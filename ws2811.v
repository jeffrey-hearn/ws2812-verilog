==> flow/design.v <==
module ws2811
  #(
    parameter NUM_LEDS          = 4,           
    parameter SYSTEM_CLOCK      = 100_000_000  
    )
   (
    input                              clk,           
    input                              reset,         
    output                             data_request,  
    output                             new_address,   
    output reg [LED_ADDRESS_WIDTH-1:0] address,       
    input [7:0]                        red_in,        
    input [7:0]                        green_in,      
    input [7:0]                        blue_in,       
    output reg                         DO             
    );
   function integer log2;
      input integer                    value;
      begin
         value = value-1;
         for (log2=0; value>0; log2=log2+1)
           value = value>>1;
      end
   endfunction
   localparam integer LED_ADDRESS_WIDTH = log2(NUM_LEDS);          
   localparam integer CYCLE_COUNT         = SYSTEM_CLOCK / 800000;
   localparam integer H0_CYCLE_COUNT      = 0.32 * CYCLE_COUNT;
   localparam integer H1_CYCLE_COUNT      = 0.64 * CYCLE_COUNT;
   localparam integer CLOCK_DIV_WIDTH     = log2(CYCLE_COUNT);
   localparam integer RESET_COUNT         = 100 * CYCLE_COUNT;
   localparam integer RESET_COUNTER_WIDTH = log2(RESET_COUNT);
   reg [CLOCK_DIV_WIDTH-1:0]             clock_div;            
   reg [RESET_COUNTER_WIDTH-1:0]         reset_counter;        
   localparam STATE_RESET    = 3'd0;
   localparam STATE_LATCH    = 3'd1;
   localparam STATE_PRE      = 3'd2;
   localparam STATE_TRANSMIT = 3'd3;
   localparam STATE_POST     = 3'd4;
   reg [2:0]                           state;               
   localparam COLOR_G     = 2'd0;
   localparam COLOR_R     = 2'd1;
   localparam COLOR_B     = 2'd2;
   reg [1:0]                           color;               
   reg [7:0]                           red;
   reg [7:0]                           green;
   reg [7:0]                           blue;
   reg [7:0]                           current_byte;        
   reg [2:0]                           current_bit;         
   wire                                reset_almost_done;
   wire                                led_almost_done;
   assign reset_almost_done = (state == STATE_RESET) && (reset_counter == RESET_COUNT-1);
   assign led_almost_done   = (state == STATE_POST)  && (color == COLOR_B) && (current_bit == 0) && (address != 0);
   assign data_request = reset_almost_done || led_almost_done;
   assign new_address  = (state == STATE_PRE) && (current_bit == 7);
   initial begin
      DO = 0;
   end	
   always @ (posedge clk) begin
      if (reset) begin
         address <= 0;
         state <= STATE_RESET;
         DO <= 0;
         reset_counter <= 0;
         color <= COLOR_G;
         current_bit <= 7;
      end
      else begin
         case (state)
           STATE_RESET: begin
              DO <= 0;
              if (reset_counter == RESET_COUNT-1) begin
                 reset_counter <= 0;
                 state <= STATE_LATCH;
              end
              else begin
                 reset_counter <= reset_counter + 1;
              end
           end  
           STATE_LATCH: begin
              red <= red_in;
              blue <= blue_in;
              address <= address + 1;
              color <= COLOR_G;
              current_byte <= green_in;
              current_bit <= 7;
              state <= STATE_PRE;
           end
           STATE_PRE: begin
              clock_div <= 0;
              DO <= 1;
              state <= STATE_TRANSMIT;
           end
           STATE_TRANSMIT: begin
              if (current_byte[7] == 0 && clock_div >= H0_CYCLE_COUNT) begin
                 DO <= 0;
              end
              else if (current_byte[7] == 1 && clock_div >= H1_CYCLE_COUNT) begin
                 DO <= 0;
              end
              if (clock_div == CYCLE_COUNT-1) begin
                 state <= STATE_POST;
              end
              else begin
                 clock_div <= clock_div + 1;
              end
           end
           STATE_POST: begin
              if (current_bit != 0) begin
                 current_byte <= {current_byte[6:0], 1'b0};
                 case (current_bit)
                    7: current_bit <= 6;
                    6: current_bit <= 5;
                    5: current_bit <= 4;
                    4: current_bit <= 3;
                    3: current_bit <= 2;
                    2: current_bit <= 1;
                    1: current_bit <= 0;
                 endcase
                 state <= STATE_PRE;
              end
              else begin
                 case (color)
                    COLOR_G: begin
                       color <= COLOR_R;
                       current_byte <= red;
                       current_bit <= 7;
                       state <= STATE_PRE;
                    end
                   COLOR_R: begin
                      color <= COLOR_B;
                      current_byte <= blue;
                      current_bit <= 7;
                      state <= STATE_PRE;
                   end
                   COLOR_B: begin
                      if (address == 0) begin
                         state <= STATE_RESET;
                      end
                      else begin
                         state <= STATE_LATCH;
                      end
                   end
                 endcase  
              end
           end
         endcase
      end
   end
endmodule
## Step by step through the tools: ws2811

The steps from the RTL of ws2811 to its reports follow in flow order.
Line numbers count from 1 in the design file above.
Operators: Yosys type, input widths -> output width; for muxes data width and select width s.
Library cell names are shortened.
The mark - stands for no value.

| set-up | value |
|---|---|
| top module | ws2811 |
| clock port | clk |
| library | sky130hd |
| corner | tt_025C_1v80 |

## Word level

Yosys after proc, flatten, opt, wreduce and memory -nomap, before mapping. Memory bits, and registers merged into a memory's read port (data or address), are not among the register bits. Print and check cells are not counted. Equal cells are merged and count once.

| bit counts | value |
|---|---|
| input bits | 26 |
| cells after elaboration | 90 |
| register bits after elaboration | 56 |

| cells by class | value |
|---|---|
| multiplexer cells | 22 |
| order comparisons | 2 |
| equality and inequality tests | 25 |
| bitwise operators | 2 |
| $add $sub $neg | 3 |
| reductions and logical operators | 26 |

Operators with widths:

| kind | count |
|---|---|
| $pmux 8 s2 | 2 |
| $pmux 3 s7 | 1 |
| $eq 3x3->1 const B | 5 |
| $pmux 3 s5 | 1 |
| $mux 3 | 5 |
| $add 14x1->14 const B | 1 |
| $eq 14x14->1 const B | 1 |
| $pmux 7 s2 | 1 |
| $mux 14 | 1 |
| $eq 3x2->1 const B | 4 |
| $reduce_and 3->1 | 4 |
| $pmux 3 s2 | 2 |
| $ne 3x3->1 const B | 3 |
| $ne 9x9->1 const B | 1 |
| $ne 2x2->1 const B | 4 |
| $ne 4x4->1 const B | 2 |
| $mux 8 | 1 |
| $pmux 2 s2 | 2 |
| $logic_and 1x1->1 | 7 |
| $add 7x1->7 const B | 1 |
| $ge 7x6->1 const B | 1 |
| $ge 7x7->1 const B | 1 |
| $eq 7x7->1 const B | 1 |
| $mux 7 | 1 |
| $reduce_bool 2->1 | 3 |
| $eq 3x1->1 const B | 2 |
| $logic_not 3->1 | 2 |
| $reduce_bool 3->1 | 2 |

Not listed: further kinds 13, cells in them 18.

## Depth

Longest topological path by Yosys (ltp), each cell counted once; first at word level (registers and memories cut), then after technology mapping (sequential cells cut; the memories' decode and read muxes count).

| depth | value |
|---|---|
| depth in word-level cells | 5 |
| ABC_AREA | 0 |
| mapped depth | 8 |
| mapped depth without buffers | 6 |

## After synthesis

Source: synth_stat.txt of the flow (Yosys; design flattened, memories mapped). It holds for the ABC_AREA given above (unset counts as 0); a run with the other value may have another netlist.

| mapped netlist | value |
|---|---|
| mapped cells | 262 |
| mapped area | 0.0027877 mm^2 |
| mapped flip-flops | 59 |
| area of sequential cells | 0.0014914 mm^2 |

Cells by type:

| cell | count | area in all (um^2) |
|---|---|---|
| edfxtp_1 | 31 | 930.893 |
| dfxtp_1 | 28 | 560.538 |
| ha_1 | 8 | 100.096 |
| mux2i_1 | 10 | 100.096 |
| nor2_1 | 26 | 97.594 |
| xnor2_1 | 10 | 87.584 |
| xor2_1 | 8 | 70.067 |
| inv_1 | 18 | 67.565 |
| nand2_1 | 17 | 63.811 |
| o21ai_0 | 11 | 55.053 |
| o211ai_1 | 7 | 52.55 |
| nand3_1 | 10 | 50.048 |
| nor2b_1 | 7 | 43.792 |
| and2_1 | 6 | 37.536 |
| nand4_1 | 5 | 31.28 |
| a21oi_1 | 6 | 30.029 |
| or4b_4 | 2 | 27.526 |
| nor4_1 | 4 | 25.024 |

Other cell types: 32; their cells: 48.

## Path before layout

Source: OpenSTA report_checks on the synthesized netlist (no wires, ideal clock, input and output delay 20% of the period each), path of least setup slack; recovery checks are left aside. Register names are those of the netlist, which keeps one name where synthesis merged equal registers.

| timing path post-synthesis | value |
|---|---|
| path kind | register -> output |
| start point | register reset_counter[0] |
| end point | output port data_request |
| path slack | 510 ps |
| data required time | 2096 ps |
| stages | 5 |
| path buffers | 0 |
| launch time at the first pin | 0 ps |
| clock period | 2620 ps |
| arrival time | 1586 ps |
| external output delay | 524 ps |
| delay of the path | 1586 ps |
| synthesis period reached | 2110 ps |

"delay of the path" = arrival - input delay + setup time.
A path that ends at an output port has no setup time.
"stages" counts driving pins, that of a launching flip-flop among them; a cell with two outputs on the path counts twice.
"synthesis period reached" = period - worst setup slack (recovery checks aside). The figure is calculated, with input and output delays left at 20% of the set period.
The rows between start and end are the longest chain of elaborated cells between them; the timing report does not say that the signal goes this way. Where chains are equally long, one stands for them.
Each line given opens the expression or statement behind the cell; cells for indexed reads and writes are added by Yosys, which also makes memories of some case tables.
A register here has more assigning lines than the two given.

| between the ends, post-synthesis | value |
|---|---|
| path through | dfxtp_1 -> ha_1 -> or4b_4 -> nor4_4 -> a21o_2 |
| length of the longest elaborated chain | 3 |
| elaborated cells between the ends (all ways) | 3 |
| those cells by class | eq/ne (1); reduce/logical (2) |

Ends and longest elaborated chain, post-synthesis:

| element | line | source |
|---|---|---|
| start, declared | 33 | `reg [RESET_COUNTER_WIDTH-1:0]         reset_counter;` |
| start, assigned | 63 | `reset_counter <= 0;` |
| start, assigned | 76 | `reset_counter <= reset_counter + 1;` |
| $eq 14x14->1 | 51 | `assign reset_almost_done = (state == STATE_RESET) && (reset_counter == RESET_COUNT-1);` |
| $logic_and 1x1->1 | 51 |  |
| $logic_or 1x1->1 | 53 | `assign data_request = reset_almost_done \|\| led_almost_done;` |
| end, declared | 9 | `output                             data_request,` |

## Worst path after layout

From the final timing report of flow run 2: the path of least setup slack in the routed layout; clock arrival at registers is part of the times.
The report prints the path's times to 10 ps; the period is as set.

| timing path after layout | value |
|---|---|
| path kind | register -> output |
| start point | register reset_counter[1] |
| end point | output port data_request |
| stages | 6 |
| launch time at the first pin | 330 ps |
| external output delay | 300 ps |
| arrival time | 1840 ps |
| clock period | 1490 ps |
| data required time | 1190 ps |
| path slack | -650 ps |
| path buffers | 1 |

The rows between start and end are the longest chain of elaborated cells between them; the timing report does not say that the signal goes this way. Where chains are equally long, one stands for them.
A register here has more assigning lines than the two given.

| between the ends, after layout | value |
|---|---|
| path through | dfxtp_4 -> ha_4 -> or4b_4 -> nor4_4 -> a21o_2 -> buf_6 |
| length of the longest elaborated chain | 3 |
| elaborated cells between the ends (all ways) | 3 |
| those cells by class | eq/ne (1); reduce/logical (2) |

Ends and longest elaborated chain, after layout:

| element | line | source |
|---|---|---|
| start, declared | 33 | `reg [RESET_COUNTER_WIDTH-1:0]         reset_counter;` |
| start, assigned | 63 | `reset_counter <= 0;` |
| start, assigned | 76 | `reset_counter <= reset_counter + 1;` |
| $eq 14x14->1 | 51 | `assign reset_almost_done = (state == STATE_RESET) && (reset_counter == RESET_COUNT-1);` |
| $logic_and 1x1->1 | 51 |  |
| $logic_or 1x1->1 | 53 | `assign data_request = reset_almost_done \|\| led_almost_done;` |
| end, declared | 9 | `output                             data_request,` |

Subject: ws2811 on sky130hd, stored results

Hello all,

Top module ws2811; platform sky130hd; tools Yosys and OpenROAD; 2 stored runs in no particular order. Input and output delays are each 20% of the period that was set; the output load is 0.01 pF.
"achieved period" = clock period - worst setup slack. The figure is calculated, with input and output delays left at 20% of the set period.
"time of the worst setup path": the worst setup path's part of the clock period (all of it between registers, 20% less for each end at a port) less its slack. A launch clock that arrives late makes it longer, a capture clock that arrives late makes it shorter.
"time of the worst setup path" is given in steps of 10 ps.
Settings: . = not set for that run.
Results: . = not shown.

| run name | period_ns | CORE_UTILIZATION | SETUP_SLACK_MARGIN | PLACE_DENSITY | CORE_ASPECT_RATIO | CORE_MARGIN | CELL_PAD_IN_SITES_GLOBAL_PLACEMENT | CELL_PAD_IN_SITES_DETAIL_PLACEMENT | GPL_TIMING_DRIVEN | GPL_ROUTABILITY_DRIVEN | CTS_CLUSTER_SIZE | CTS_CLUSTER_DIAMETER | CAP_MARGIN | SLEW_MARGIN | final setup TNS (ps) | die outline area (mm^2) | achieved period (ps) | worst setup slack after layout (ps) | utilization in the final report (%) | final worst hold slack (ps) | area of the synthesized netlist (mm^2) | time of the worst setup path (ps) | worst setup path type |
|---|---|---|---|---|---|---|---|---|---|---|---|---|---|---|---|---|---|---|---|---|---|---|---|
| flow run 1 | 1.23 | 66 | 0.1 | 0.72 | 1.86 | 10 | 2 | 1 | 1 | 0 | 54 | 381 | 15 | 20 | . | . | . | . | . | . | . | . | . |
| flow run 2 | 1.49 | 40 | . | . | . | 2 | . | . | . | . | . | . | 20 | 20 | -6961 | 0.0076528 | 2138 | -648 | 62.9 | 518 | 0.0027877 | 1840 | register -> output |

Flow run 1: not finished: placement ended with error GPL-0301

Thanks
